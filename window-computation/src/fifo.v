==> flow/design.v <==
`timescale 1ns / 1ns
module fifo #(parameter buffer_size = 5, width = 6)
(
    input clk, rst,
    input wr_en, rd_en,
    input[width - 1 : 0] data_in,
    output reg [log2(buffer_size) - 1 : 0] population,
    output [log2(buffer_size) - 1 : 0] free_space,
    output reg [width - 1 : 0] data_out     
);
    reg [width - 1 : 0] FIFO_RAM [0 : buffer_size - 1];
    reg [log2(buffer_size) - 1 : 0] rd_addr, wr_addr;
	reg full;
	always @(posedge clk)
	    if(wr_en)
		    FIFO_RAM[wr_addr] <= data_in;
	always @(posedge clk)
	    if(rd_en)
		    data_out <= FIFO_RAM[rd_addr];
    always @(posedge clk or negedge rst)
	    if(!rst)
			wr_addr <= 0;
		else if(wr_en)
			wr_addr <= (wr_addr != buffer_size - 1) ? wr_addr + 1 : 0;
	always @(posedge clk or negedge rst)
	    if(!rst)
			rd_addr <= 0;
		else if(rd_en)
			rd_addr <= (rd_addr != buffer_size - 1) ? rd_addr + 1 : 0;
	always @(posedge clk)
		if(population == buffer_size - 1 && (wr_en&&!rd_en))
			full <= 1;
		else if(population!=buffer_size && (!wr_en&&rd_en))
			full <= 0;
		else if(population==0)
			full <= 0;
	always @(wr_addr or rd_addr or full)
		if (full)
			population = buffer_size;
		else if(wr_addr == rd_addr)
			population = 0;
		else if(wr_addr > rd_addr)
			population = wr_addr - rd_addr;
		else
			population = buffer_size - (rd_addr - wr_addr);
    assign free_space = buffer_size-population;
    function integer log2;
    input [31 : 0] value;
	integer i;
    begin
		  if(value==1)
				log2=1;
		  else
			  begin
			  i = value - 1;
			  for (log2 = 0; i > 0; log2 = log2 + 1) begin
					i = i >> 1;
			  end
			  end
    end
    endfunction
endmodule
Step by step through the tools: fifo
The steps from the RTL of fifo to its reports follow in flow order.
Lines are those of the file above, counted from 1.
The mark -- stands for no value.
- design top: fifo
- clock port: clk
- library: sky130hd
- timing corner: tt_025C_1v80

Elaborated design
Source: Yosys, flattened and elaborated, memories not mapped. Widths are those after wreduce. Registers that Yosys merges into a memory's read port (data or address) are not register bits. Print and check cells do not count. Equal cells are merged and count once.
Yosys's memory passes give these memory sizes; they may raise the number of words (mostly to a power of two), join words into wider ones and drop unused or constant bits.
- multiply operators at 0
- noted equal/unequal tests: 5
- $lt $le $gt $ge at 1
- noted bitwise gates (word level): 0
- add/sub/neg operators: 6
- div/mod/pow operators at 0
- noted multiplexer cells: 10
- reduce/logical cells: 8
- shift operators: 0
- operators with widths (kind ; number):
    3-bit two-way mux ; 6
    3-bit inequality test with constant B ; 3
    3-bit by 1-bit adder with 3-bit output with constant B ; 2
    3-bit subtractor ; 2
    3-bit subtractor with constant A ; 2
    6-bit two-way mux ; 1
    1-bit logical AND ; 4
    3-bit > comparator ; 1
    3-bit equality test ; 1
    3-bit equality test with constant B ; 1
    3-bit zero test ; 1
    1-bit two-way mux ; 3
    1-bit zero test ; 2
    2-bit nonzero test ; 1
- word width x clocked read ports at 6
- bits in registers: 7
- latch bits at 0
- output and inout port bits: 12
- input port bits: 10
- memories: 1
- noted cells after elaboration: 34
- noted bits in read-only memories: 0
- memory bits (writable) at 30
- memories (memory ; depth ; width ; rd ports ; wr ports ; line ; text):
    FIFO_RAM ; 5 ; 6 ; 1 ; 1 ; 11 ; reg [width - 1 : 0] FIFO_RAM [0 : buffer_size - 1];

Depth
Yosys ltp: most cells in a row. Word level: on the elaborated netlist, between registers, memories and ports. Mapped: between sequential cells and ports; inverters and the memories' decode and read muxes count.
- noted depth after elaboration: 8
- ABC_AREA at 0
- noted mapped depth: 14

Mapped cells and area
Source: synth_stat.txt of the flow (Yosys; design flattened, memories mapped). It holds for the ABC_AREA given above (unset counts as 0); a run with the other value may have another netlist.
- cell types (cell type ; number ; area in all (µm²)):
    sky130_fd_sc_hd__edfxtp_1 ; 36 ; 1.08E+03
    sky130_fd_sc_hd__dfrtp_1 ; 6 ; 150.144
    sky130_fd_sc_hd__ha_1 ; 11 ; 137.632
    sky130_fd_sc_hd__mux4_2 ; 6 ; 135.13
    sky130_fd_sc_hd__nand2_1 ; 27 ; 101.347
    sky130_fd_sc_hd__o21ai_0 ; 9 ; 45.043
    sky130_fd_sc_hd__inv_1 ; 10 ; 37.536
    sky130_fd_sc_hd__and3_1 ; 4 ; 25.024
    sky130_fd_sc_hd__dfxtp_1 ; 1 ; 20.019
    sky130_fd_sc_hd__fa_1 ; 1 ; 20.019
    sky130_fd_sc_hd__mux2i_1 ; 2 ; 20.019
    sky130_fd_sc_hd__nand3_1 ; 4 ; 20.019
    sky130_fd_sc_hd__o311ai_2 ; 1 ; 16.266
    sky130_fd_sc_hd__nand2b_1 ; 2 ; 12.512
    sky130_fd_sc_hd__nor2_1 ; 3 ; 11.261
    sky130_fd_sc_hd__a311o_1 ; 1 ; 10.01
    sky130_fd_sc_hd__a32o_1 ; 1 ; 10.01
    sky130_fd_sc_hd__a21oi_2 ; 1 ; 8.758
Other cell types: 11; their cells: 12.
- mapped flip-flops at 43
- cells in the netlist at 138
- synthesis area: 0.0019431 mm²
- noted sequential area: 0.0012512 mm²

Timing after synthesis
Source: OpenSTA report_checks on the synthesized netlist (no wires, ideal clock, input and output delay 20% of the period each), path of least setup slack; recovery checks are left aside. Register names are those of the netlist, which keeps one name where synthesis merged equal registers.
- kind: register -> output
- start point: reg rd_addr[1]
- end point: out free_space[2]
- arrival time: 2.321 ns
- noted path delay: 2.321 ns
- noted slack: 0.031 ns
- driving pins on the path at 11
- noted buffers on the path: 1
- noted output delay: 0.588 ns
- period: 2.94 ns
- period reached after synthesis at 2.909 ns
"path delay" = arrival - input delay + setup time.
A path that ends at an output port has no setup time.
"driving pins on the path" counts driving pins, that of a launching flip-flop among them; a cell with two outputs on the path counts twice.
"period reached after synthesis" is the clock period less the worst setup slack; recovery checks do not enter. This is arithmetic on one report: input and output delays are still those of the set period (20% each).
The rows between start and end are the longest chain of elaborated cells between them; the timing report does not say that the signal goes this way. Where chains are equally long, one stands for them.
Each line given opens the expression or statement behind the cell; cells for indexed reads and writes are added by Yosys, which also makes memories of some case tables.
- cell sequence: sky130_fd_sc_hd__dfrtp_1 > sky130_fd_sc_hd__clkbuf_1 > sky130_fd_sc_hd__inv_1 > sky130_fd_sc_hd__ha_1 > sky130_fd_sc_hd__inv_1 > sky130_fd_sc_hd__ha_1 > sky130_fd_sc_hd__xor2_1 > sky130_fd_sc_hd__mux2i_1 > sky130_fd_sc_hd__a31o_2 > sky130_fd_sc_hd__nand2b_1 > sky130_fd_sc_hd__ha_1
- cells in the longest elaborated chain at 6
- ends and longest elaborated chain, post-synthesis (what ; line ; text):
    from (decl) ; 12 ; reg [log2(buffer_size) - 1 : 0] rd_addr, wr_addr;
    from (assign) ; 27 ; rd_addr <= 0;
    from (assign) ; 29 ; rd_addr <= (rd_addr != buffer_size - 1) ? rd_addr + 1 : 0;
    3-bit subtractor x2 ; 45 ; population = buffer_size - (rd_addr - wr_addr);
    3-bit two-way mux ; 42 ; else if(wr_addr > rd_addr)
    3-bit two-way mux ; 40 ; else if(wr_addr == rd_addr)
    3-bit two-way mux ; 38 ; if (full)
    3-bit subtractor ; 46 ; assign free_space = buffer_size-population;
    to (decl) ; 8 ; output [log2(buffer_size) - 1 : 0] free_space,
Nets of the timed path that keep an RTL name, with a line that drives or declares them; the list need not be complete.
- named nets, post-synthesis (signal ; line):
    population[2] ; 38

Path in the finished layout
From the final timing report of flow run 1: the path of least setup slack in the routed layout; clock arrival at registers is part of the times.
- kind: register -> output
- start point: reg rd_addr[1]
- end point: out free_space[2]
- noted buffers on the path: 1
- noted slack: 0.37 ns
- period: 4.62 ns
- driving pins on the path at 11
- noted output delay: 0.92 ns
- arrival time: 3.32 ns
The rows between start and end are the longest chain of elaborated cells between them; the timing report does not say that the signal goes this way. Where chains are equally long, one stands for them.
- cell sequence: sky130_fd_sc_hd__dfrtp_1 > sky130_fd_sc_hd__inv_1 > sky130_fd_sc_hd__ha_1 > sky130_fd_sc_hd__inv_1 > sky130_fd_sc_hd__ha_1 > sky130_fd_sc_hd__xor2_1 > sky130_fd_sc_hd__mux2i_1 > sky130_fd_sc_hd__a31o_2 > sky130_fd_sc_hd__nand2b_1 > sky130_fd_sc_hd__ha_1 > sky130_fd_sc_hd__clkdlybuf4s50_1
- cells in the longest elaborated chain at 6
- ends and longest elaborated chain, after layout (what ; line ; text):
    from (decl) ; 12 ; reg [log2(buffer_size) - 1 : 0] rd_addr, wr_addr;
    from (assign) ; 27 ; rd_addr <= 0;
    from (assign) ; 29 ; rd_addr <= (rd_addr != buffer_size - 1) ? rd_addr + 1 : 0;
    3-bit subtractor x2 ; 45 ; population = buffer_size - (rd_addr - wr_addr);
    3-bit two-way mux ; 42 ; else if(wr_addr > rd_addr)
    3-bit two-way mux ; 40 ; else if(wr_addr == rd_addr)
    3-bit two-way mux ; 38 ; if (full)
    3-bit subtractor ; 46 ; assign free_space = buffer_size-population;
    to (decl) ; 8 ; output [log2(buffer_size) - 1 : 0] free_space,

Memo
Re: implementation data of fifo

Below are 2 stored runs of the flow (Yosys, OpenROAD; platform sky130hd) on fifo, each with its settings and what was measured, unordered. Constraints: input delay and output delay 20% of the set period each, output load 0.01 pF.
"achieved clock period" is the run's clock period less its worst setup slack. It is reckoned from that one timing run; input and output delays stay at 20% of the period that was set.
"time used up by the worst setup path" is the time allowed to the run's worst setup path (the clock period less input and output delay, where it has them) less its slack. Clock arrival times count: a late capture clock shortens it, a late launch clock lengthens it.

Flow run 1

==> flow/run.sh <==
#!/bin/bash
# the make line also repeats the synthesis and layout settings of config.mk as NAME=value (left out here)
make -C /OpenROAD-flow-scripts/flow DESIGN_CONFIG=/design/flow/config.mk WORK_HOME=/design/flow/orfs CLKGATE_MAP_FILE= finish
==> flow/config.mk <==
export PLATFORM = sky130hd
export DESIGN_NAME = fifo
export DESIGN_NICKNAME = fifo
export VERILOG_FILES = /design/flow/design.v
export SDC_FILE = /design/flow/constraint.sdc
export NUM_CORES = 4
export LEC_CHECK = 0
export CAP_MARGIN = 10
export CELL_PAD_IN_SITES_GLOBAL_PLACEMENT = 2
export CORE_MARGIN = 2
export CORE_UTILIZATION = 29
export CTS_CLUSTER_SIZE = 16
export GPL_ROUTABILITY_DRIVEN = 0
export PLACE_DENSITY_LB_ADDON = 0.15
export SLEW_MARGIN = 40
==> flow/constraint.sdc <==
create_clock -name core_clock -period 4.62 [get_ports {clk}]
set_input_delay 0.9240 -clock core_clock [delete_from_list [all_inputs] [get_ports {clk}]]
set_output_delay 0.9240 -clock core_clock [all_outputs]
set_load 0.01 [all_outputs]

Measured in flow run 1:
- noted the mapped cell area after synthesis: 0.0019431 mm²
- area of the die at 0.0073711 mm²
- final utilization at 36.1 %
- noted the setup slack of the worst path: 0.373 ns
- total negative slack on setup checks: 0.000 ns
- worst hold slack after layout at 0.511 ns
- noted the achieved clock period: 4.247 ns
- time used up by the worst setup path: 3.32 ns
- kind of the worst setup path: register -> output

Flow run 2

==> flow/run.sh <==
#!/bin/bash
# the make line also repeats the synthesis and layout settings of config.mk as NAME=value (left out here)
make -C /OpenROAD-flow-scripts/flow DESIGN_CONFIG=/design/flow/config.mk WORK_HOME=/design/flow/orfs CLKGATE_MAP_FILE= finish
==> flow/config.mk <==
export PLATFORM = sky130hd
export DESIGN_NAME = fifo
export DESIGN_NICKNAME = fifo
export VERILOG_FILES = /design/flow/design.v
export SDC_FILE = /design/flow/constraint.sdc
export NUM_CORES = 4
export LEC_CHECK = 0
export CAP_MARGIN = 20
export CORE_MARGIN = 2
export CORE_UTILIZATION = 40
export SLEW_MARGIN = 20
==> flow/constraint.sdc <==
create_clock -name core_clock -period 4.08 [get_ports {clk}]
set_input_delay 0.8160 -clock core_clock [delete_from_list [all_inputs] [get_ports {clk}]]
set_output_delay 0.8160 -clock core_clock [all_outputs]
set_load 0.01 [all_outputs]

Measured in flow run 2:
- noted the mapped cell area after synthesis: 0.0019431 mm²
- area of the die at 0.0054309 mm²
- final utilization at 49.4 %
- noted the setup slack of the worst path: 0.249 ns
- total negative slack on setup checks: 0.000 ns
- worst hold slack after layout at 0.516 ns
- noted the achieved clock period: 3.831 ns
- time used up by the worst setup path: 3.02 ns
- kind of the worst setup path: register -> output
